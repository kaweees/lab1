==> flow/design.v <==
`timescale 1ns / 1ps
module FibFSM #(
  parameter INPUT_WIDTH = 8,   
  parameter OUTPUT_WIDTH = 32  
)(
  input logic clk,                     
  input logic rst_n,                   
  input logic [INPUT_WIDTH-1:0] fib_in,   
  input logic vld_in,                  
  input logic rdy_out,                 
  output logic rdy_in,                 
  output logic [OUTPUT_WIDTH-1:0] fib_out,  
  output logic vld_out                 
);
  typedef enum logic [1:0] {
    IDLE,         
    CALCULATING,  
    DONE          
  } state_t;
  state_t cur_state, next_state;
  logic [OUTPUT_WIDTH-1:0] a, b;   
  logic [INPUT_WIDTH-1:0] counter;  
  logic [INPUT_WIDTH-1:0] cur_num;        
  always_ff @(posedge clk or negedge rst_n) begin
    if (!rst_n) begin
      cur_state <= IDLE;
      a <= 0;
      b <= 1;
      counter <= 0;
      cur_num <= 0;
    end else begin
      cur_state <= next_state;
      case (cur_state)
        IDLE: begin
          if (vld_in && rdy_in) begin
            cur_num <= fib_in;
            counter <= 0;
            a <= 0;  
            b <= 1;  
          end
        end
        CALCULATING: begin
          if (counter < cur_num - 1) begin
            b <= a + b;  
            a <= b;
            counter <= counter + 1;
          end
        end
        DONE: begin
        end
        default: ;  
      endcase
    end
  end
  always_comb begin
    next_state = cur_state;
    case (cur_state)
      IDLE:
        if (vld_in && rdy_in)
          next_state = state_t'((fib_in <= 1) ? DONE : CALCULATING);
      CALCULATING:
        if (counter >= cur_num - 1)
          next_state = DONE;
      DONE:
        if (rdy_out)
          next_state = IDLE;
      default: next_state = IDLE;
    endcase
  end
  assign rdy_in = (cur_state == IDLE);
  assign vld_out = (cur_state == DONE);
  assign fib_out = (cur_num == 0) ? 0 : (cur_num == 1) ? 1 : b;
endmodule
# [Tool chain data of FibFSM]
# What the tools print for FibFSM, step after step.
# Line numbers count from 1 in the design file above.
# Operators: Yosys type, input widths -> output width; for muxes data width and select width s.
# Cell names lack the library's common part.
# Not given: n/a
[design] top="FibFSM" clock="clk" lib="sky130hd" pvt_corner="tt_025C_1v80"

# [Word level]
# Counts by Yosys on the flattened word-level netlist (proc, flatten, opt, wreduce; memories kept). Register bits leave out memories and registers merged into their read ports (data or address). Print and check cells are left out. Cells with the same type and inputs are merged into one.
[word_totals] inputBits=12 register_bits=82 out_inout_bits=34
[classes] n_mux=16 n_eq=7 addsub=3 reduce_and_logical=7 n_cmp=3
[op_table] op="$mux 32" n=6
[op_table] op="$pmux 32 s2" n=2
[op_table] op="$add 32x32->32" n=1
[op_table] op="$ge 8x32->1" n=1
[op_table] op="$lt 8x32->1" n=1
[op_table] op="$pmux 8 s2" n=1
[op_table] op="$mux 8" n=2
[op_table] op="$sub 8x1->9 const B" n=1
[op_table] op="$ne 2x2->1 const B" n=4
[op_table] op="$add 8x1->8 const B" n=1
[op_table] op="$le 8x1->1 const B" n=1
[op_table] op="$eq 8x1->1 const B" n=1
[op_table] op="$logic_not 8->1" n=1
[op_table] op="$mux 2" n=4
[op_table] op="$reduce_and 3->1" n=2
[op_table] op="$pmux 2 s3" n=1
[op_table] op="$eq 2x1->1 const B" n=1
[op_table] op="$eq 2x2->1 const B" n=1
[op_table] op="$logic_not 2->1" n=1
[op_table] op="$reduce_and 2->1" n=1
[op_table] op="$reduce_bool 2->1" n=1
[op_table] op="$logic_and 1x1->1" n=1

# [Depth]
# Depth = most cells in a row (Yosys ltp): at word level without a register or memory, in the mapped netlist without a sequential cell, where the memories' decode and read muxes count.
[depth] word_depth=4 ABC_AREA=0 mapped_depth=14 mapped_depth_nobuf=13

# [Synthesis result]
# Yosys stat after the flow's synthesis: flattened, memories mapped to cells. It holds for the ABC_AREA given above (unset counts as 0); a run with the other value may have another netlist.
[synth_totals] flip_flops=83 buffers=29 area_um2=5375.2 mapped_cells=611
[by_type] type="dfrtp_1" n=81
[by_type] type="ha_1" n=43
[by_type] type="nand2_1" n=120
[by_type] type="nor2b_1" n=36
[by_type] type="nand3_1" n=40
[by_type] type="a21o_1" n=23
[by_type] type="xor2_1" n=19
[by_type] type="a21oi_1" n=31
[by_type] type="o21ai_0" n=27
[by_type] type="xnor2_1" n=15
[by_type] type="o31ai_1" n=15
[by_type] type="mux2_2" n=9
[by_type] type="nor2_1" n=24
[by_type] type="clkbuf_1" n=22
[by_type] type="nand4_1" n=10
[by_type] type="dfstp_2" n=2
[by_type] type="a31oi_1" n=6
[by_type] type="nor3_1" n=7
# Not listed: further types 45, cells in them 81.

# [Path before layout]
# Path of least setup slack by OpenSTA after synthesis, without wires, with an ideal clock, recovery checks aside; 20% of the period is set as input and as output delay. Where synthesis merged equal registers, the netlist keeps one of their names.
[synth_timing] path_type="reg2reg" startpoint="reg cur_num[2]" endpoint="reg b[30]" setup_time_ns=0.122 t_first_pin_ns=0.000 path_stages=13 path_buffers=2 arrival_ns=2.898 period_ns=4.77 slack_ns=1.750 t_required_ns=4.648 path_delay_ns=3.020 synth_period_reached_ns=3.02
# "path_delay_ns" = arrival - input delay + setup time.
# "path_stages": output pins that drive a net of the path, with the launching flip-flop's if there is one; two outputs of one cell count as two.
# "synth_period_reached_ns" is the clock period less the worst setup slack; recovery checks do not enter. This is arithmetic on one report: input and output delays are still those of the set period (20% each).
# The rows between start and end are the longest chain of elaborated cells between them; the timing report does not say that the signal goes this way. Where chains are equally long, one stands for them.
# A line is the first line of the expression or statement that the cell stems from. Yosys adds cells for indexed reads and writes and turns some case tables into memories.
# A register here has more assigning lines than the two given.
[synth_via] path_cell_list="dfrtp_1 -> or4_4 -> nor2_1 -> xnor2_1 -> ha_1 -> a21o_1 -> a21o_1 -> o21bai_1 -> a311o_1 -> clkbuf_1 -> buf_2 -> a21oi_1 -> nand2_1" elab_chain_cells=4 cells_between=6
[synth_lines] item="from (decl)" line_no=23 rtl="logic [INPUT_WIDTH-1:0] cur_num;"
[synth_lines] item="from (assign)" line_no=30 rtl="cur_num <= 0;"
[synth_lines] item="from (assign)" line_no=36 rtl="cur_num <= fib_in;"
[synth_lines] item="$sub 8x1->9" line_no=43 rtl="if (counter < cur_num - 1) begin"
[synth_lines] item="$lt 8x32->1" line_no=43
[synth_lines] item="$mux 32" line_no=43
[synth_lines] item="$pmux 32 s2" line_no=33 rtl="case (cur_state)"
[synth_lines] item="to (assign)" line_no=28 rtl="b <= 1;"
[synth_lines] item="to (assign)" line_no=44 rtl="b <= a + b;"
[synth_lines] item="to (decl)" line_no=21 rtl="logic [OUTPUT_WIDTH-1:0] a, b;"

# [Timing after layout]
# From the final timing report of run 1: the path of least setup slack in the routed layout; clock arrival at registers is part of the times.
[layout_timing] path_type="reg2out" startpoint="reg cur_num[2]" endpoint="out fib_out[31]" t_required_ns=4.18 out_delay_ns=1.05 period_ns=5.23 slack_ns=1.55 t_first_pin_ns=0.34 path_buffers=2 arrival_ns=2.63 path_stages=7
# The rows between start and end are the longest chain of elaborated cells between them; the timing report does not say that the signal goes this way. Where chains are equally long, one stands for them.
[layout_via] path_cell_list="dfrtp_1 -> or4_4 -> nor3_4 -> o21a_1 -> buf_6 -> nor2b_1 -> clkdlybuf4s50_1" elab_chain_cells=3 cells_between=4
[layout_lines] item="from (decl)" line_no=23 rtl="logic [INPUT_WIDTH-1:0] cur_num;"
[layout_lines] item="from (assign)" line_no=30 rtl="cur_num <= 0;"
[layout_lines] item="from (assign)" line_no=36 rtl="cur_num <= fib_in;"
[layout_lines] item="$eq 8x1->1" line_no=72 rtl="assign fib_out = (cur_num == 0) ? 0 : (cur_num == 1) ? 1 : b;"
[layout_lines] item="$mux 32 x2" line_no=72
[layout_lines] item="to (decl)" line_no=12 rtl="output logic [OUTPUT_WIDTH-1:0] fib_out,"

FLOW RESULTS
============

Module FibFSM, platform sky130hd: 2 stored runs of the flow (Yosys, OpenROAD) with differing settings, in no particular order. Input and output delays are each 20% of the period that was set; the output load is 0.01 pF.
"period_reached_ns" means the clock period less the worst setup slack. The figure is calculated, with input and output delays left at 20% of the set period.
"worst_setup_path_time_ns" means the part of the period allowed to the worst setup path (the constraints hold back 20% at inputs and 20% at outputs) less its slack; where the path has registers, the arrival times of their clocks count too.

[flow] run 1: files
==> flow/run.sh <==
#!/bin/bash
# the make line also repeats the synthesis and layout settings of config.mk as NAME=value (left out here)
make -C /OpenROAD-flow-scripts/flow DESIGN_CONFIG=/design/flow/config.mk WORK_HOME=/design/flow/orfs CLKGATE_MAP_FILE= finish
==> flow/config.mk <==
export PLATFORM = sky130hd
export DESIGN_NAME = FibFSM
export DESIGN_NICKNAME = FibFSM
export VERILOG_FILES = /design/flow/design.v
export SDC_FILE = /design/flow/constraint.sdc
export NUM_CORES = 4
export LEC_CHECK = 0
export ABC_AREA = 0
export CAP_MARGIN = 20
export CORE_MARGIN = 6
export CORE_UTILIZATION = 27
export CTS_CLUSTER_SIZE = 70
export GPL_TIMING_DRIVEN = 1
export PLACE_DENSITY = 0.43
export SETUP_SLACK_MARGIN = 1.39
export SLEW_MARGIN = 20
==> flow/constraint.sdc <==
create_clock -name core_clock -period 5.23 [get_ports {clk}]
set_input_delay 1.0460 -clock core_clock [delete_from_list [all_inputs] [get_ports {clk}]]
set_output_delay 1.0460 -clock core_clock [all_outputs]
set_load 0.01 [all_outputs]

[flow] run 1: metrics
[metrics] final_setup_tns_ns = 0.000
[metrics] worst_setup_path_time_ns = 2.63
[metrics] worst_setup_path_type = reg2out
[metrics] cell_area_final_um2 = 6408.6
[metrics] synthArea_um2 = 5375.2
[metrics] final_setup_ws_ns = 1.549
[metrics] period_reached_ns = 3.681
[metrics] die_um2 = 23438.1

[flow] run 2: files
==> flow/run.sh <==
#!/bin/bash
# the make line also repeats the synthesis and layout settings of config.mk as NAME=value (left out here)
make -C /OpenROAD-flow-scripts/flow DESIGN_CONFIG=/design/flow/config.mk WORK_HOME=/design/flow/orfs CLKGATE_MAP_FILE= finish
==> flow/config.mk <==
export PLATFORM = sky130hd
export DESIGN_NAME = FibFSM
export DESIGN_NICKNAME = FibFSM
export VERILOG_FILES = /design/flow/design.v
export SDC_FILE = /design/flow/constraint.sdc
export NUM_CORES = 4
export LEC_CHECK = 0
export CAP_MARGIN = 20
export CORE_MARGIN = 2
export CORE_UTILIZATION = 40
export SLEW_MARGIN = 20
==> flow/constraint.sdc <==
create_clock -name core_clock -period 3.75 [get_ports {clk}]
set_input_delay 0.7500 -clock core_clock [delete_from_list [all_inputs] [get_ports {clk}]]
set_output_delay 0.7500 -clock core_clock [all_outputs]
set_load 0.01 [all_outputs]

[flow] run 2: metrics
[metrics] die_um2 = 14380.8
[metrics] final_setup_ws_ns = 0.300
[metrics] worst_setup_path_time_ns = 3.45
[metrics] worst_setup_path_type = reg2reg
[metrics] final_setup_tns_ns = 0.000
[metrics] synthArea_um2 = 5375.2
[metrics] cell_area_final_um2 = 6282.3
[metrics] period_reached_ns = 3.450
